==> flow/design.v <==
module multiff(inlines,
               outlines,
               channel,
               load
);
   parameter BUSWIDTH=8;
   parameter CHANNELS=4;
   parameter CHANNELBITS=2;
   output reg[CHANNELS*BUSWIDTH-1:0] outlines;
   input [BUSWIDTH-1:0] inlines;
   input [CHANNELBITS-1:0]      channel;
   input                        load;
   genvar                        i;
   generate
      for (i=0;i<CHANNELS;i=i+1)   
        begin: generateSel
        always @(posedge load)
          outlines[(i+1)*8-1:i*8]<=(i==channel)?inlines:outlines[(i+1)*8-1:i*8];                     
        end
   endgenerate
endmodule
Tool chain data of multiff. Tool output for the design above, in the order of the flow. Lines are those of the file above, counted from 1. Library cell names are shortened. Not given: --

Design top: multiff. Clock: load. Standard-cell library: sky130hd. Timing corner: tt_025C_1v80.

Word level. Source: Yosys, flattened and elaborated, memories not mapped. Widths are those after wreduce; folded enables and synchronous resets count as part of the registers. Registers that Yosys merges into a memory's read port (data or address) are not register bits. Print and check cells do not count. Equal cells are merged and count once.

Under register bits after elaboration stands 32. Elaborated cells: 8.

The figure for equal/unequal tests is 3. The entry for reductions and logical operators reads 1.

Operators with widths (count): == test 2 bit (first input constant) (2); == test 1 x 2 -> 1 bit (first input constant) (1); logical NOT 2 bit (1).

Logic depth. Longest topological path by Yosys (ltp), each cell counted once; first at word level (registers and memories cut), then after technology mapping (sequential cells cut; the memories' decode and read muxes count).

Under word-level depth stands 1. The entry for ABC_AREA reads 0. The entry for depth in mapped cells reads 1.

Mapped cells and area. Source: synth_stat.txt of the flow (Yosys; design flattened, memories mapped). It holds for the ABC_AREA given above (unset counts as 0); a run with the other value may have another netlist. The area totals of this step are shown rounded.

For standard cells after synthesis the number is 36. For area of sequential cells the number is 960.9 um^2. Mapped flip-flops: 32. Under buffer cells stands 0. For synthesis area the number is 987.2 um^2.

Cell types (count): edfxtp_1 (32); and2b_2 (1); and2_2 (1); nor2b_1 (1); nor2_1 (1).

Path before layout. OpenSTA on the mapped netlist: ideal clock, no wires. The path of least setup slack (recovery checks aside). Input and output delay are each 20% of the period. Register names are those of the netlist, which keeps one name where synthesis merged equal registers.

Kind: input -> register. From: in channel[0]. To: reg outlines[10]. Under time at the first pin stands 0.210 ns. The entry for delay of the path reads 0.793 ns. Under setup slack stands 0.047 ns. The figure for period is 1.05 ns. The entry for input delay reads 0.210 ns. The figure for arrival is 0.630 ns. Stages: 1. Synthesis period reached: 1.003 ns.

"delay of the path" is the arrival time less input delay plus setup time. "stages": output pins that drive a net of the path, with the launching flip-flop's if there is one; two outputs of one cell count as two. "synthesis period reached" = period - worst setup slack (recovery checks aside). The figure is calculated, with input and output delays left at 20% of the set period. Between the ends stands the longest chain of elaborated cells between them, by number of cells; it is not shown to be the way that was timed. Of several equally long chains one is given. Each line given opens the expression or statement behind the cell; cells for indexed reads and writes are added by Yosys, which also makes memories of some case tables.

Cell sequence: nor2b_1. Under length of the longest elaborated chain stands 1.

Ends and longest elaborated chain, post-synthesis: from (decl) (RTL line 11) `input [CHANNELBITS-1:0]      channel;`; == test 1 x 2 -> 1 bit (RTL line 18) `outlines[(i+1)*8-1:i*8]<=(i==channel)?inlines:outlines[(i+1)*8-1:i*8];`; to (assign) (RTL line 18); to (decl) (RTL line 9) `output reg[CHANNELS*BUSWIDTH-1:0] outlines;`.

Path in the finished layout. From the final timing report of entry B: the path of least setup slack in the routed layout; clock arrival at registers is part of the times.

Kind: register -> output. From: reg outlines[2]. To: out outlines[2]. Under time at the first pin stands 0.33 ns. The figure for arrival is 0.89 ns. The figure for external output delay is 0.23 ns. Stages: 2. The figure for period is 1.14 ns. Under setup slack stands 0.02 ns.

Cell sequence: edfxtp_1 > buf_2. Under length of the longest elaborated chain stands 0.

Ends and longest elaborated chain, after layout: from (decl) (RTL line 9) `output reg[CHANNELS*BUSWIDTH-1:0] outlines;`; from (assign) (RTL line 18) `outlines[(i+1)*8-1:i*8]<=(i==channel)?inlines:outlines[(i+1)*8-1:i*8];`; to (decl) (RTL line 9).

Flow measurements of multiff on sky130hd: 2 stored runs with different settings, listed in no order. Input and output delays are each 20% of the period that was set; the output load is 0.01 pF. "achieved clock period": clock period set for the run, less the worst setup slack. It is reckoned from that one timing run; input and output delays stay at 20% of the period that was set. "critical setup path time": the worst setup path's part of the clock period (all of it between registers, 20% less for each end at a port) less its slack. A launch clock that arrives late makes it longer, a capture clock that arrives late makes it shorter. By "power consumption" is meant OpenSTA's value without simulated activity: inputs other than the clock are taken to toggle once in ten clock periods, and the tool carries that through the logic. Results are given in rounded form.

Files of entry A:
==> flow/run.sh <==
#!/bin/bash
# the make line also repeats the synthesis and layout settings of config.mk as NAME=value (left out here)
make -C /OpenROAD-flow-scripts/flow DESIGN_CONFIG=/design/flow/config.mk WORK_HOME=/design/flow/orfs CLKGATE_MAP_FILE= finish
==> flow/config.mk <==
export PLATFORM = sky130hd
export DESIGN_NAME = multiff
export DESIGN_NICKNAME = multiff
export VERILOG_FILES = /design/flow/design.v
export SDC_FILE = /design/flow/constraint.sdc
export NUM_CORES = 4
export LEC_CHECK = 0
export CAP_MARGIN = 20
export CELL_PAD_IN_SITES_DETAIL_PLACEMENT = 1
export CORE_MARGIN = 2
export CORE_UTILIZATION = 60
export MIN_ROUTING_LAYER = met1
export PLACE_DENSITY_LB_ADDON = 0.07
export SLEW_MARGIN = 20
export TNS_END_PERCENT = 45
==> flow/constraint.sdc <==
create_clock -name core_clock -period 0.799 [get_ports {load}]
set_input_delay 0.1598 -clock core_clock [delete_from_list [all_inputs] [get_ports {load}]]
set_output_delay 0.1598 -clock core_clock [all_outputs]
set_load 0.01 [all_outputs]

Outcome of entry A: did not finish, placement stopped with DPL-0033.

Files of entry B:
==> flow/run.sh <==
#!/bin/bash
# the make line also repeats the synthesis and layout settings of config.mk as NAME=value (left out here)
make -C /OpenROAD-flow-scripts/flow DESIGN_CONFIG=/design/flow/config.mk WORK_HOME=/design/flow/orfs CLKGATE_MAP_FILE= finish
==> flow/config.mk <==
export PLATFORM = sky130hd
export DESIGN_NAME = multiff
export DESIGN_NICKNAME = multiff
export VERILOG_FILES = /design/flow/design.v
export SDC_FILE = /design/flow/constraint.sdc
export NUM_CORES = 4
export LEC_CHECK = 0
export CAP_MARGIN = 20
export CORE_MARGIN = 2
export CORE_UTILIZATION = 40
export SLEW_MARGIN = 20
==> flow/constraint.sdc <==
create_clock -name core_clock -period 1.14 [get_ports {load}]
set_input_delay 0.2280 -clock core_clock [delete_from_list [all_inputs] [get_ports {load}]]
set_output_delay 0.2280 -clock core_clock [all_outputs]
set_load 0.01 [all_outputs]

Results of entry B. The achieved clock period stands at 1.119 ns. The synthesized cell area stands at 987.2 um^2. The worst slack on setup checks is 0.021 ns. For the setup TNS the run shows 0.000 ns. The measured power consumption is 2.177 mW. The measured total die area is 2882 um^2. The worst hold slack in the final report is 0.543 ns. The standard-cell area after routing comes to 1356 um^2. For the critical setup path time the run shows 0.89 ns. Class of the worst setup path: register -> output.
